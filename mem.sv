==> flow/design.v <==
package riscv_pkg;
	typedef enum logic [3:0] { 
		AND = 4'b0000,
		OR 	= 4'b0001,
		ADD = 4'b0010,
		SUB = 4'b0110
	} alu_op_t;
endpackage : riscv_pkg
module mem #(
	parameter XLEN = 32,
	parameter DEPTH = 32
) (
	input 				clk_i,
	input				we_i,
	input	[XLEN-1:0]	write_data_i,
	input 	[DEPTH-1:0]	read_addr_i,
	input 	[DEPTH-1:0]	write_addr_i,
	output	[XLEN-1:0]	read_data_o
);
	logic [XLEN-1:0] memory [0:2**DEPTH-1];
	always_ff @(posedge clk_i) begin
		if(we_i) begin
			memory[write_addr_i] <= write_data_i;
		end
		read_data_o <= memory[read_addr_i];
	end
endmodule
## Step by step through the tools: mem

The steps from the RTL of mem to its reports follow in flow order.
Line numbers count from 1 in the design file above.
Library cell names are shortened.
A cell with -- has no value.

| inputs | value |
|---|---|
| top | mem |
| clock | clk_i |
| library | sky130hd |
| timing corner | tt_025C_1v80 |

## Word-level counts

Yosys after proc, flatten, opt, wreduce and memory -nomap, before mapping. Enables and synchronous resets that opt folds into registers are not counted as muxes. Memory bits, and registers merged into a memory's read port (data or address), are not among the register bits. Print and check cells are not counted. Equal cells are merged and count once.
Memory sizes are those after Yosys's memory passes, which may raise the word count (mostly to a power of two), join words into wider ones and drop unused or constant bits.

| operators by class | value |
|---|---|
| muxes and demuxes | 3 |

Operators with widths:

| kind | count |
|---|---|
| 32-bit 2-to-1 mux | 2 |
| 1-bit 2-to-1 mux | 1 |

| storage and ports | value |
|---|---|
| word width x clocked read ports | 32 |
| word-level cells | 4 |
| RAM bits | 64 |
| memory cells | 1 |
| register bits after elaboration | 0 |
| bits of input ports | 98 |

Memories:

| memory | depth | width | rd ports | write ports | line | source |
|---|---|---|---|---|---|---|
| memory | 2 | 32 | 1 | 1 | 20 | `logic [XLEN-1:0] memory [0:2**DEPTH-1];` |

## Longest topological paths

Depth = most cells in a row (Yosys ltp): at word level without a register or memory, in the mapped netlist without a sequential cell, where the memories' decode and read muxes count.

| logic depth | value |
|---|---|
| word-level depth | 1 |
| ABC_AREA | 0 |
| mapped depth | 3 |
| mapped depth without buffers | 3 |

## After synthesis

Source: synth_stat.txt of the flow (Yosys; design flattened, memories mapped). It holds for the ABC_AREA given above (unset counts as 0); a run with the other value may have another netlist.
Totals and module areas in this step are rounded.

| mapped netlist | value |
|---|---|
| buffers | 4 |
| flip-flops | 96 |
| cell area after synthesis | 0.00309 mm² |
| cell count | 156 |

Cell types:

| cell type | count |
|---|---|
| edfxtp_1 | 64 |
| dfxtp_1 | 32 |
| mux2_2 | 30 |
| nand4_1 | 9 |
| nor4_1 | 6 |
| mux2_1 | 2 |
| buf_2 | 3 |
| or4_1 | 2 |
| nor3_2 | 1 |
| nor4b_1 | 1 |
| or3_1 | 1 |
| nand3_1 | 1 |
| nor3_1 | 1 |
| clkbuf_1 | 1 |
| nand2_1 | 1 |
| nor2_1 | 1 |

## Worst setup path after synthesis

OpenSTA on the mapped netlist: ideal clock, no wires. The path of least setup slack (recovery checks aside). Input and output delay are each 20% of the period. Register names are those of the netlist, which keeps one name where synthesis merged equal registers.

| timing after synthesis | value |
|---|---|
| path type | input to register |
| from | in write_addr_i[0] |
| to | mem (no name shown) |
| slack | 1.275 ns |
| launch time at the first pin | 1.094 ns |
| clock period | 5.47 ns |
| data arrival time | 3.734 ns |
| stages | 3 |
| path delay | 3.101 ns |
| setup time | 0.461 ns |
| buffers on the path | 0 |
| synthesis period reached | 4.195 ns |

"path delay" is the arrival time less input delay plus setup time.
"stages" counts driving pins, that of a launching flip-flop among them; a cell with two outputs on the path counts twice.
"synthesis period reached" = period - worst setup slack (recovery checks aside). The figure is calculated, with input and output delays left at 20% of the set period.
Between the ends stands the longest chain of elaborated cells between them, by number of cells; it is not shown to be the way that was timed. Of several equally long chains one is given.
A line is the first line of the expression or statement that the cell stems from. Yosys adds cells for indexed reads and writes and turns some case tables into memories.

| on the way, after synthesis | value |
|---|---|
| cells stage by stage | nor4b_1 > nand4_1 > nor3_1 |
| cells in the longest elaborated chain | 1 |

RTL lines, path after synthesis:

| element | line | source |
|---|---|---|
| start, declared | 17 | `input [DEPTH-1:0] write_addr_i,` |
| 32-bit 2-to-1 mux | 22 | `if(we_i) begin` |

## Worst path after layout

Path of least setup slack in the final report of stored run 1 (OpenROAD, finished layout, wires in). Where an end is a register, its clock arrival counts in the times.

| timing post-layout | value |
|---|---|
| path type | input to register |
| from | in write_addr_i[30] |
| to | mem (no name shown) |
| setup time | 0.34 ns |
| buffers on the path | 2 |
| launch time at the first pin | 0.99 ns |
| data arrival time | 2.90 ns |
| slack | 2.05 ns |
| clock period | 4.96 ns |
| stages | 5 |

Between the ends stands the longest chain of elaborated cells between them, by number of cells; it is not shown to be the way that was timed. Of several equally long chains one is given.

| on the way, post-layout | value |
|---|---|
| cells stage by stage | clkdlybuf4s50_1 > nand4_1 > or4_1 > nor3_4 > buf_4 |
| cells in the longest elaborated chain | 1 |

RTL lines, path post-layout:

| element | line | source |
|---|---|---|
| start, declared | 17 | `input [DEPTH-1:0] write_addr_i,` |
| 32-bit 2-to-1 mux | 22 | `if(we_i) begin` |

FLOW RESULTS
============

Flow measurements of mem on sky130hd: 2 stored runs with different settings, listed in no order. Input and output delays are each 20% of the period that was set; the output load is 0.01 pF.
"clock period achieved" = clock period - worst setup slack. The figure is calculated, with input and output delays left at 20% of the set period.
By "time used up by the worst setup path" is meant the share of the clock period that the worst setup path is allowed (20% is reserved at inputs, 20% at outputs), minus its slack. Clock arrival times at its registers enter into it.
The results are shown rounded.
Among the settings, n/a means not set for that run.

| run name | period_ns | CORE_UTILIZATION | SETUP_SLACK_MARGIN | CORE_MARGIN | CELL_PAD_IN_SITES_GLOBAL_PLACEMENT | CELL_PAD_IN_SITES_DETAIL_PLACEMENT | CTS_CLUSTER_DIAMETER | CAP_MARGIN | SLEW_MARGIN | PLACE_DENSITY_LB_ADDON | CORE_ASPECT_RATIO | TNS_END_PERCENT | ABC_AREA | CTS_CLUSTER_SIZE | MIN_ROUTING_LAYER | area of the standard cells in the finished layout (mm²) | worst setup slack after layout (ns) | cell area after synthesis (mm²) | time used up by the worst setup path (ns) | type of the worst setup path | final worst hold slack (ns) | total negative slack (ns) | total die area (mm²) | clock period achieved (ns) |
|---|---|---|---|---|---|---|---|---|---|---|---|---|---|---|---|---|---|---|---|---|---|---|---|---|
| stored run 1 | 4.96 | 46 | 0.71 | 10 | 0 | 0 | 297 | 20 | 20 | n/a | n/a | n/a | n/a | n/a | n/a | 0.00437 | 2.05 | 0.00309 | 1.92 | input to register | 0.460 | 0.000 | 0.0104 | 2.913 |
| stored run 2 | 2.8 | 16 | n/a | 2 | n/a | n/a | n/a | 20 | 20 | 0.09 | 0.55 | 55 | 1 | 99 | met2 | 0.005 | 0.822 | 0.00335 | 1.42 | input to register | 0.468 | 0.000 | 0.0221 | 1.978 |
